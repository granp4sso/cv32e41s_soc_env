==> flow/design.v <==
package prim_ram_1p_pkg;
  typedef struct packed {
    logic       cfg_en;
    logic [3:0] cfg;
  } cfg_t;
  typedef struct packed {
    cfg_t ram_cfg;   
    cfg_t rf_cfg;    
  } ram_1p_cfg_t;
  parameter ram_1p_cfg_t RAM_1P_CFG_DEFAULT = '0;
endpackage  
package prim_ram_2p_pkg;
  typedef struct packed {
    logic       cfg_en;
    logic [3:0] cfg;
  } cfg_t;
  typedef struct packed {
    cfg_t a_ram_fcfg;   
    cfg_t b_ram_fcfg;   
    cfg_t a_ram_lcfg;   
    cfg_t b_ram_lcfg;   
  } ram_2p_cfg_t;
  parameter ram_2p_cfg_t RAM_2P_CFG_DEFAULT = '0;
endpackage  
package prim_ram_1p_pkg;
  typedef struct packed {
    logic       cfg_en;
    logic [3:0] cfg;
  } cfg_t;
  typedef struct packed {
    cfg_t ram_cfg;   
    cfg_t rf_cfg;    
  } ram_1p_cfg_t;
  parameter ram_1p_cfg_t RAM_1P_CFG_DEFAULT = '0;
endpackage  
module pwm #(
  parameter int CtrSize = 8
) (
  input  logic               clk_i,
  input  logic               rst_ni,
  input  logic [CtrSize-1:0] pulse_width_i,
  input  logic [CtrSize-1:0] max_counter_i,
  output logic               modulated_o
);
  logic [CtrSize-1:0] counter;
  always_ff @(posedge clk_i or negedge rst_ni) begin
    if (!rst_ni) begin
      counter     <= 'b0;
      modulated_o <= 'b0;
    end else if (max_counter_i == 0) begin
      counter     <= 'b0;
      modulated_o <= 'b0;
    end else begin
      if (counter < max_counter_i) begin
        counter <= counter + 1;
      end else begin
        counter <= 0;
      end
      if (pulse_width_i > counter) begin
        modulated_o <= 1'b1;
      end else begin
        modulated_o <= 1'b0;
      end
    end
  end
endmodule
module pwm_wrapper #(
  parameter int PwmWidth   = 12,
  parameter int PwmCtrSize = 8,
  parameter int BusWidth   = 32
) (
  input  logic                clk_i,
  input  logic                rst_ni,
  input  logic                device_req_i,
  input  logic [BusWidth-1:0] device_addr_i,
  input  logic                device_we_i,
  input  logic [         3:0] device_be_i,
  input  logic [BusWidth-1:0] device_wdata_i,
  output logic                device_rvalid_o,
  output logic [BusWidth-1:0] device_rdata_o,
  output logic [PwmWidth-1:0] pwm_o
);
  localparam int unsigned AddrWidth = 10;
  localparam int unsigned PwmIdxOffset = $clog2(BusWidth / 8) + 1;
  localparam int unsigned PwmIdxWidth = AddrWidth - PwmIdxOffset;
  for (genvar i = 0; i < PwmWidth; i++) begin : gen_pwm
    logic [PwmCtrSize-1:0] data_d;
    logic [PwmCtrSize-1:0] counter_q;
    logic [PwmCtrSize-1:0] pulse_width_q;
    logic counter_en;
    logic pulse_width_en;
    logic [PwmIdxWidth-1:0] pwm_idx;
    assign pwm_idx = i;
    assign data_d         = device_wdata_i[PwmCtrSize-1:0];  
    assign counter_en     = device_req_i & device_we_i
                                         & (device_addr_i[AddrWidth-1:PwmIdxOffset] == pwm_idx)
                                         & device_addr_i[PwmIdxOffset-1];
    assign pulse_width_en = device_req_i & device_we_i
                                         & (device_addr_i[AddrWidth-1:PwmIdxOffset] == pwm_idx)
                                         & ~device_addr_i[PwmIdxOffset-1];
    always @(posedge clk_i or negedge rst_ni) begin
      if (!rst_ni) begin
        counter_q       <= '0;
        pulse_width_q   <= '0;
      end else begin
        if (counter_en) begin
          counter_q     <= data_d;
        end
        if (pulse_width_en) begin
          pulse_width_q <= data_d;
        end
      end
    end
    pwm #(
      .CtrSize( PwmCtrSize )
    ) u_pwm (
      .clk_i        (clk_i),
      .rst_ni       (rst_ni),
      .pulse_width_i(pulse_width_q),
      .max_counter_i(counter_q),
      .modulated_o  (pwm_o[i])
    );
  end : gen_pwm
  assign device_rdata_o = 32'b0;
  always @(posedge clk_i or negedge rst_ni) begin
    if (!rst_ni) begin
      device_rvalid_o <= 1'b0;
    end else begin
      device_rvalid_o <= device_req_i;
    end
  end
  logic _unused;
  assign _unused = ^device_be_i ^ ^device_wdata_i;
endmodule
Reports on pwm_wrapper:

Tool output for the design above, in the order of the flow.
Lines are those of the file above, counted from 1.
Operators: Yosys type, input widths -> output width; for muxes data width and select width s.
Cell names lack the library's common part.
The mark -- stands for no value.

* design top: pwm_wrapper
* clock: clk_i
* library: sky130hd
* library corner: tt_025C_1v80

Word level:

Counts by Yosys on the flattened word-level netlist (proc, flatten, opt, wreduce; memories kept). Register bits leave out memories and registers merged into their read ports (data or address); mux counts leave out enables and synchronous resets folded into registers. Print and check cells are left out. Cells with the same type and inputs are merged into one.

* register bits after elaboration: 301
* bits of input ports: 72
* cells after elaboration: 195
* output and inout port bits: 45

* reduce/logical cells: 13
* eq/ne operators: 11
* add/sub/neg operators: 12
* bitwise operators: 38
* multiplexer cells: 48
* order comparisons: 24

Operator list (number)
* $mux 8: 24
* $add 8x1->8 const B: 12
* $gt 8x8->1: 12
* $lt 8x8->1: 12
* $logic_not 8->1: 12
* $and 1x1->1: 37
* $eq 7x3->1 const B: 4
* $eq 7x4->1 const B: 4
* $mux 1: 24
* $eq 7x2->1 const B: 2
* $eq 7x1->1 const B: 1
* $logic_not 7->1: 1
* $not 1->1: 1

Longest topological paths:

Yosys ltp: most cells in a row. Word level: on the elaborated netlist, between registers, memories and ports. Mapped: between sequential cells and ports; inverters and the memories' decode and read muxes count.

* depth in word-level cells: 3
* ABC_AREA: 0
* mapped depth: 6
* depth with buffers taken out: 6

Synthesis result:

The flow's flattened synthesis, as Yosys stat reports it; memories are mapped. The netlist is that of the ABC_AREA named above (0 if unset); the other value can give another one.
The area totals of this step are shown rounded.

* standard cells after synthesis: 1525
* mapped flip-flops: 301
* mapped area: 16800 um^2
* sequential part of the area: 7530 um^2

Cell types
* dfrtp_1: number 301, total area 7.53E+03 um^2
* ha_1: number 192, total area 2.4E+03 um^2
* mux2_2: number 192, total area 2.16E+03 um^2
* inv_1: number 192, total area 720.691 um^2
* xnor2_1: number 72, total area 630.605 um^2
* nor2_1: number 122, total area 457.939 um^2
* nand3_1: number 71, total area 355.341 um^2
* buf_4: number 45, total area 337.824 um^2
* nand4_1: number 37, total area 231.472 um^2
* a21o_1: number 23, total area 172.666 um^2
* nor4_1: number 26, total area 162.656 um^2
* nand2b_1: number 25, total area 156.4 um^2
* and3_1: number 24, total area 150.144 um^2
* o21ai_0: number 26, total area 130.125 um^2
* a21oi_1: number 25, total area 125.12 um^2
* a41o_1: number 11, total area 110.106 um^2
* a2111oi_0: number 11, total area 96.342 um^2
* a221oi_1: number 11, total area 96.342 um^2

Not listed: further types 24, cells in them 119.
The figures by module come from a second, unflattened synthesis with its own total; it is not the netlist above.

* cells (unflattened synthesis): 1508
* area (unflattened synthesis): 17300 um^2

Rows give one instance, submodules left out.

Modules
* pwm (CtrSize=8): seq. area 225 um^2, area 796 um^2, times used 12, cells 86
* pwm_wrapper: seq. area 4830 um^2, area 7720 um^2, times used 1, cells 476

Worst setup path after synthesis:

OpenSTA on the mapped netlist: ideal clock, no wires. The path of least setup slack (recovery checks aside). Input and output delay are each 20% of the period. Register names are those of the netlist, which keeps one name where synthesis merged equal registers.

* path type: input -> register
* start: input device_addr_i[8]
* end: register gen_pwm[3].pulse_width_q[0]
* arrival: 1.840 ns
* stages: 4
* path delay: 1.535 ns
* slack: 0.186 ns
* period: 2.15 ns
* period reached after synthesis: 1.964 ns

"path delay" is the arrival time less input delay plus setup time.
"stages" counts driving pins, that of a launching flip-flop among them; a cell with two outputs on the path counts twice.
"period reached after synthesis" is the clock period less the worst setup slack; recovery checks do not enter. This is arithmetic on one report: input and output delays are still those of the set period (20% each).
Between the ends stands the longest chain of elaborated cells between them, by number of cells; it is not shown to be the way that was timed. Of several equally long chains one is given.
A line is the first line of the expression or statement that the cell stems from. Yosys adds cells for indexed reads and writes and turns some case tables into memories.

* path through: nor3_1 -> nand4_1 -> nor3_2 -> mux2_2
* length of the longest elaborated chain: 3
* elaborated cells on any way between the ends: 3
* classes of those cells: eq/ne (1); logic (2)

Ends and longest elaborated chain, post-synthesis
* from (decl): line 75 `input  logic [BusWidth-1:0] device_addr_i,`
* $eq 7x2->1: line 99 `& (device_addr_i[AddrWidth-1:PwmIdxOffset] == pwm_idx)`
* $and 1x1->1 x2: line 98 `assign pulse_width_en = device_req_i & device_we_i`
* to (assign): line 104 `pulse_width_q   <= '0;`
* to (assign): line 110 `pulse_width_q <= data_d;`
* to (decl): line 89 `logic [PwmCtrSize-1:0] pulse_width_q;`

Timing after layout:

Path of least setup slack in the final report of run 1 (OpenROAD, finished layout, wires in). Where an end is a register, its clock arrival counts in the times.

* path type: register -> register
* start: register gen_pwm[0].u_pwm.counter[5]
* end: register gen_pwm[0].u_pwm.counter[4]
* period: 1.47 ns
* arrival: 2.07 ns
* stages: 7
* slack: -0.15 ns

Between the ends stands the longest chain of elaborated cells between them, by number of cells; it is not shown to be the way that was timed. Of several equally long chains one is given.
A register here has more assigning lines than the two given.

* path through: dfrtp_2 -> ha_4 -> a211o_1 -> o211ai_1 -> o211ai_1 -> buf_6 -> nor2_2
* length of the longest elaborated chain: 3
* elaborated cells on any way between the ends: 3
* source lines of those cells: 2
* classes of those cells: compare (1); mux (2)

Ends and longest elaborated chain, post-layout
* from (decl): line 45 `logic [CtrSize-1:0] counter;`
* from (assign): line 48 `counter     <= 'b0;`
* from (assign): line 55 `counter <= counter + 1;`
* $lt 8x8->1: line 54 `if (counter < max_counter_i) begin`
* $mux 8: line 54
* $mux 8: line 50 `end else if (max_counter_i == 0) begin`
* to (assign): line 51 `counter     <= 'b0;`
* to (assign): line 55
* to (decl): line 45

## Implementation results

Flow measurements of pwm_wrapper on sky130hd: 2 stored runs with different settings, listed in no order. Input and output delays are each 20% of the period that was set; the output load is 0.01 pF.
"clock period achieved" means the clock period less the worst setup slack. The figure is calculated, with input and output delays left at 20% of the set period.
"time of the worst setup path" = time allowed to the worst setup path (clock period - input delay - output delay, where it has them) - its slack; a late launch clock adds to it, a late capture clock takes from it.
"total power after layout" is the tool's figure for a default switching activity; nothing was simulated.
Results are given in rounded form.

### Run 1

Settings: `period_ns=1.47`, `CORE_UTILIZATION=58`, `PLACE_DENSITY_LB_ADDON=0.15`, `HOLD_SLACK_MARGIN=0.15`, `CORE_MARGIN=6`, `GPL_ROUTABILITY_DRIVEN=1`, `CTS_CLUSTER_SIZE=42`, `CAP_MARGIN=0`, `SLEW_MARGIN=25`, `MAX_ROUTING_LAYER=met4`

- Chip area in the Yosys report: 16800 um^2
- Overall die area: 33200 um^2
- Area of the standard cells in the finished layout: 22600 um^2
- Utilization of the finished layout: 80.6%
- Worst slack on setup checks: -0.150 ns
- Post-route setup TNS: -6.83 ns
- Total power after layout: 19.3 mW
- Clock period achieved: 1.620 ns
- Time of the worst setup path: 1.62 ns
- Worst path kind: register -> register

### Run 2

Settings: `period_ns=1.89`, `CORE_UTILIZATION=50`, `PLACE_DENSITY_LB_ADDON=0.16`, `TNS_END_PERCENT=75`, `GPL_TIMING_DRIVEN=0`, `GPL_ROUTABILITY_DRIVEN=1`, `CTS_CLUSTER_DIAMETER=302`, `MIN_ROUTING_LAYER=met2`, `MAX_ROUTING_LAYER=met5`, `CAP_MARGIN=20`, `CORE_MARGIN=2`, `SLEW_MARGIN=20`

- Chip area in the Yosys report: 16800 um^2
- Overall die area: 35100 um^2
- Area of the standard cells in the finished layout: 19600 um^2
- Utilization of the finished layout: 59.0%
- Worst slack on setup checks: 0.041 ns
- Post-route setup TNS: 0.000 ns
- Total power after layout: 15.3 mW
- Clock period achieved: 1.849 ns
- Time of the worst setup path: 1.47 ns
- Worst path kind: register -> output
