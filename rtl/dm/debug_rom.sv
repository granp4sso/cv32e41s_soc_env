==> flow/design.v <==
package prim_ram_1p_pkg;
  typedef struct packed {
    logic       cfg_en;
    logic [3:0] cfg;
  } cfg_t;
  typedef struct packed {
    cfg_t ram_cfg;   
    cfg_t rf_cfg;    
  } ram_1p_cfg_t;
  parameter ram_1p_cfg_t RAM_1P_CFG_DEFAULT = '0;
endpackage  
package prim_ram_2p_pkg;
  typedef struct packed {
    logic       cfg_en;
    logic [3:0] cfg;
  } cfg_t;
  typedef struct packed {
    cfg_t a_ram_fcfg;   
    cfg_t b_ram_fcfg;   
    cfg_t a_ram_lcfg;   
    cfg_t b_ram_lcfg;   
  } ram_2p_cfg_t;
  parameter ram_2p_cfg_t RAM_2P_CFG_DEFAULT = '0;
endpackage  
package prim_ram_1p_pkg;
  typedef struct packed {
    logic       cfg_en;
    logic [3:0] cfg;
  } cfg_t;
  typedef struct packed {
    cfg_t ram_cfg;   
    cfg_t rf_cfg;    
  } ram_1p_cfg_t;
  parameter ram_1p_cfg_t RAM_1P_CFG_DEFAULT = '0;
endpackage  
module debug_rom (
  input  logic         clk_i,
  input  logic         req_i,
  input  logic [63:0]  addr_i,
  output logic [63:0]  rdata_o
);
  localparam int unsigned RomSize = 19;
  logic [RomSize-1:0][63:0] mem;
  assign mem = {
    64'h00000000_7b200073,
    64'h7b202473_7b302573,
    64'h10852423_f1402473,
    64'ha85ff06f_7b202473,
    64'h7b302573_10052223,
    64'h00100073_7b202473,
    64'h7b302573_10052623,
    64'h00c51513_00c55513,
    64'h00000517_fd5ff06f,
    64'hfa041ce3_00247413,
    64'h40044403_00a40433,
    64'hf1402473_02041c63,
    64'h00147413_40044403,
    64'h00a40433_10852023,
    64'hf1402473_00c51513,
    64'h00c55513_00000517,
    64'h7b351073_7b241073,
    64'h0ff0000f_04c0006f,
    64'h07c0006f_00c0006f
  };
  logic [$clog2(RomSize)-1:0] addr_q;
  always_ff @(posedge clk_i) begin
    if (req_i) begin
      addr_q <= addr_i[$clog2(RomSize)-1+3:3];
    end
  end
  always_comb begin : p_outmux
    rdata_o = '0;
    if (addr_q < $clog2(RomSize)'(RomSize)) begin
        rdata_o = mem[addr_q];
    end
  end
endmodule
Reports on debug_rom
Tool output for the design above, in the order of the flow.
Lines are those of the file above, counted from 1.
Operators carry their Yosys type and port widths (W data, S select, Z words).
{"block": "inputs", "design": "debug_rom", "clock": "clk_i", "cell_library": "sky130hd", "lib_corner": "tt_025C_1v80"}

Word level
Counts by Yosys on the flattened word-level netlist (proc, flatten, opt, wreduce; memories kept). Register bits leave out memories and registers merged into their read ports (data or address); mux counts leave out enables and synchronous resets folded into registers. Print and check cells are left out. Cells with the same type and inputs are merged into one.
{"block": "classes", "cmp": 1, "n_shift": 1, "muxes": 1}
{"block": "ops", "operator": "$shiftx A1216 B12 Y64 const A", "n": 1}
{"block": "ops", "operator": "$mux W64", "n": 1}
{"block": "ops", "operator": "$lt A5 B5 Y1 const B", "n": 1}
{"block": "bits", "reg_bits": 5, "in_bits": 66, "out_inout_bits": 64, "wordCells": 4}

Longest topological paths
Depth = most cells in a row (Yosys ltp): at word level without a register or memory, in the mapped netlist without a sequential cell, where the memories' decode and read muxes count.
{"block": "depth", "depth_word": 2, "ABC_AREA": 1, "depth_mapped": 9}

After synthesis
The flow's flattened synthesis, as Yosys stat reports it; memories are mapped. The netlist is that of the ABC_AREA named above (0 if unset); the other value can give another one.
{"block": "synth_totals", "cell_count": 242, "synth_area_um2": 1302.5, "seq_area_um2": 150.1, "ffs": 5, "buf_cells": 19}
{"block": "types", "type": "sky130_fd_sc_hd__nand2_1", "n": 77}
{"block": "types", "type": "sky130_fd_sc_hd__edfxtp_1", "n": 5}
{"block": "types", "type": "sky130_fd_sc_hd__nor2_1", "n": 36}
{"block": "types", "type": "sky130_fd_sc_hd__inv_1", "n": 27}
{"block": "types", "type": "sky130_fd_sc_hd__ha_1", "n": 8}
{"block": "types", "type": "sky130_fd_sc_hd__buf_4", "n": 13}
{"block": "types", "type": "sky130_fd_sc_hd__nand3_1", "n": 18}
{"block": "types", "type": "sky130_fd_sc_hd__a21oi_1", "n": 15}
{"block": "types", "type": "sky130_fd_sc_hd__o21ai_0", "n": 15}
{"block": "types", "type": "sky130_fd_sc_hd__buf_6", "n": 4}
{"block": "types", "type": "sky130_fd_sc_hd__nor2_4", "n": 2}
{"block": "types", "type": "sky130_fd_sc_hd__inv_2", "n": 5}
{"block": "types", "type": "sky130_fd_sc_hd__nand2_2", "n": 3}
{"block": "types", "type": "sky130_fd_sc_hd__a22oi_1", "n": 2}
{"block": "types", "type": "sky130_fd_sc_hd__nand4_1", "n": 2}
{"block": "types", "type": "sky130_fd_sc_hd__buf_2", "n": 2}
{"block": "types", "type": "sky130_fd_sc_hd__o21ai_1", "n": 2}
{"block": "types", "type": "sky130_fd_sc_hd__o21ai_2", "n": 1}
Not listed: further types 5, cells in them 5.

Worst setup path after synthesis
OpenSTA on the mapped netlist: ideal clock, no wires. The path of least setup slack (recovery checks aside). Input and output delay are each 20% of the period. Register names are those of the netlist, which keeps one name where synthesis merged equal registers.
{"block": "synth_path", "path_type": "register to output", "from": "reg addr_q[1]", "to": "out rdata_o[43]", "tclk_ps": 2450, "output_delay_ps": 490, "launch_ps": 0, "arrival_time_ps": 1464, "slack_ps": 496, "delay_ps": 1464, "path_stages": 8, "synth_period_reached_ps": 1954}
"delay_ps" = arrival - input delay + setup time.
At an output port there is no setup time.
"path_stages" counts driving pins, that of a launching flip-flop among them; a cell with two outputs on the path counts twice.
"synth_period_reached_ps" = period - worst setup slack (recovery checks aside). The figure is calculated, with input and output delays left at 20% of the set period.
Between the ends stands the longest chain of elaborated cells between them, by number of cells; it is not shown to be the way that was timed. Of several equally long chains one is given.
A line is the first line of the expression or statement that the cell stems from. Yosys adds cells for indexed reads and writes and turns some case tables into memories.
{"block": "synth_via", "cell_sequence": "sky130_fd_sc_hd__edfxtp_1 -> sky130_fd_sc_hd__inv_1 -> sky130_fd_sc_hd__ha_1 -> sky130_fd_sc_hd__inv_1 -> sky130_fd_sc_hd__nor2_1 -> sky130_fd_sc_hd__inv_1 -> sky130_fd_sc_hd__nor2_1 -> sky130_fd_sc_hd__buf_4", "elab_chain_len": 2}
{"block": "synth_rtl", "element": "from (decl)", "line_no": 65, "rtl": "logic [$clog2(RomSize)-1:0] addr_q;"}
{"block": "synth_rtl", "element": "from (assign)", "line_no": 68, "rtl": "addr_q <= addr_i[$clog2(RomSize)-1+3:3];"}
{"block": "synth_rtl", "element": "$lt A5 B5 Y1", "line_no": 73, "rtl": "if (addr_q < $clog2(RomSize)'(RomSize)) begin"}
{"block": "synth_rtl", "element": "$mux W64", "line_no": 73}
{"block": "synth_rtl", "element": "to (decl)", "line_no": 40, "rtl": "output logic [63:0]  rdata_o"}
Nets of the timed path that keep an RTL name, with a line that drives or declares them; the list need not be complete.
{"block": "synth_nets", "signal": "rdata_o[39]", "line_no": 73}

Path in the finished layout
From the final timing report of run 1: the path of least setup slack in the routed layout; clock arrival at registers is part of the times.
The report prints the path's times to 10 ps; the period is as set.
{"block": "layout_path", "path_type": "register to output", "from": "reg addr_q[0]", "to": "out rdata_o[29]", "tclk_ps": 3470, "output_delay_ps": 690, "launch_ps": 220, "arrival_time_ps": 2470, "slack_ps": 310, "path_stages": 11}
Between the ends stands the longest chain of elaborated cells between them, by number of cells; it is not shown to be the way that was timed. Of several equally long chains one is given.
{"block": "layout_via", "cell_sequence": "sky130_fd_sc_hd__edfxtp_1 -> sky130_fd_sc_hd__inv_1 -> sky130_fd_sc_hd__ha_1 -> sky130_fd_sc_hd__nand2_1 -> sky130_fd_sc_hd__nand2_1 -> sky130_fd_sc_hd__inv_2 -> sky130_fd_sc_hd__o21ai_2 -> sky130_fd_sc_hd__nand2_1 -> sky130_fd_sc_hd__inv_1 -> sky130_fd_sc_hd__buf_4 -> sky130_fd_sc_hd__clkdlybuf4s50_1", "elab_chain_len": 2}
{"block": "layout_rtl", "element": "from (decl)", "line_no": 65, "rtl": "logic [$clog2(RomSize)-1:0] addr_q;"}
{"block": "layout_rtl", "element": "from (assign)", "line_no": 68, "rtl": "addr_q <= addr_i[$clog2(RomSize)-1+3:3];"}
{"block": "layout_rtl", "element": "$lt A5 B5 Y1", "line_no": 73, "rtl": "if (addr_q < $clog2(RomSize)'(RomSize)) begin"}
{"block": "layout_rtl", "element": "$mux W64", "line_no": 73}
{"block": "layout_rtl", "element": "to (decl)", "line_no": 40, "rtl": "output logic [63:0]  rdata_o"}

Add stored flow runs of debug_rom

Measured data: module debug_rom, platform sky130hd, 2 stored runs of the flow under differing settings, order arbitrary. Input and output delays are each 20% of the period that was set; the output load is 0.01 pF.
"achievedPeriod_ps" means the clock period less the worst setup slack. The figure is calculated, with input and output delays left at 20% of the set period.
"worst_path_ps" = time allowed to the worst setup path (clock period - input delay - output delay, where it has them) - its slack; a late launch clock adds to it, a late capture clock takes from it.
By "fin_power_mw" is meant OpenSTA's value without simulated activity: inputs other than the clock are taken to toggle once in ten clock periods, and the tool carries that through the logic.
"worst_path_ps" is given in steps of 10 ps.

Run 1
==> flow/run.sh <==
#!/bin/bash
# the make line also repeats the synthesis and layout settings of config.mk as NAME=value (left out here)
make -C /OpenROAD-flow-scripts/flow DESIGN_CONFIG=/design/flow/config.mk WORK_HOME=/design/flow/orfs CLKGATE_MAP_FILE= finish
==> flow/config.mk <==
export PLATFORM = sky130hd
export DESIGN_NAME = debug_rom
export DESIGN_NICKNAME = debug_rom
export VERILOG_FILES = /design/flow/design.v
export SDC_FILE = /design/flow/constraint.sdc
export NUM_CORES = 4
export LEC_CHECK = 0
export ABC_AREA = 1
export CAP_MARGIN = 40
export CELL_PAD_IN_SITES_DETAIL_PLACEMENT = 1
export CORE_ASPECT_RATIO = 1.25
export CORE_MARGIN = 2
export CORE_UTILIZATION = 27
export GPL_TIMING_DRIVEN = 0
export MIN_ROUTING_LAYER = met1
export PLACE_DENSITY_LB_ADDON = 0.29
export SLEW_MARGIN = 20
==> flow/constraint.sdc <==
create_clock -name core_clock -period 3.47 [get_ports {clk_i}]
set_input_delay 0.6940 -clock core_clock [delete_from_list [all_inputs] [get_ports {clk_i}]]
set_output_delay 0.6940 -clock core_clock [all_outputs]
set_load 0.01 [all_outputs]

==> results of run 1, as JSON <==
{
  "fin_power_mw": 0.6087,
  "achievedPeriod_ps": 3165,
  "worst_path_ps": 2470,
  "critical_path_kind": "register to output",
  "finish.utilization_pct": 44.9,
  "setup_worst_slack_ps": 305,
  "layout_stdcell_area_um2": 2107.0,
  "setup_tns_ps": 0,
  "fin_hold_ws_ps": 1031,
  "die_footprint_um2": 5399.0,
  "synthesis_area_um2": 1302.5
}

Run 2
==> flow/run.sh <==
#!/bin/bash
# the make line also repeats the synthesis and layout settings of config.mk as NAME=value (left out here)
make -C /OpenROAD-flow-scripts/flow DESIGN_CONFIG=/design/flow/config.mk WORK_HOME=/design/flow/orfs CLKGATE_MAP_FILE= finish
==> flow/config.mk <==
export PLATFORM = sky130hd
export DESIGN_NAME = debug_rom
export DESIGN_NICKNAME = debug_rom
export VERILOG_FILES = /design/flow/design.v
export SDC_FILE = /design/flow/constraint.sdc
export NUM_CORES = 4
export LEC_CHECK = 0
export ABC_AREA = 0
export CAP_MARGIN = 20
export CELL_PAD_IN_SITES_GLOBAL_PLACEMENT = 3
export CORE_MARGIN = 4
export CORE_UTILIZATION = 24
export CTS_CLUSTER_SIZE = 10
export GPL_ROUTABILITY_DRIVEN = 0
export HOLD_SLACK_MARGIN = 0.24
export PLACE_DENSITY = 0.65
export SETUP_SLACK_MARGIN = -0.19
export SLEW_MARGIN = 20
export TNS_END_PERCENT = 100
==> flow/constraint.sdc <==
create_clock -name core_clock -period 4.57 [get_ports {clk_i}]
set_input_delay 0.9140 -clock core_clock [delete_from_list [all_inputs] [get_ports {clk_i}]]
set_output_delay 0.9140 -clock core_clock [all_outputs]
set_load 0.01 [all_outputs]

==> results of run 2, as JSON <==
{
  "fin_power_mw": 0.4662,
  "achievedPeriod_ps": 3778,
  "worst_path_ps": 2860,
  "critical_path_kind": "register to output",
  "finish.utilization_pct": 36.2,
  "setup_worst_slack_ps": 792,
  "layout_stdcell_area_um2": 2143.3,
  "setup_tns_ps": 0,
  "fin_hold_ws_ps": 1251,
  "die_footprint_um2": 7430.4,
  "synthesis_area_um2": 1467.7
}
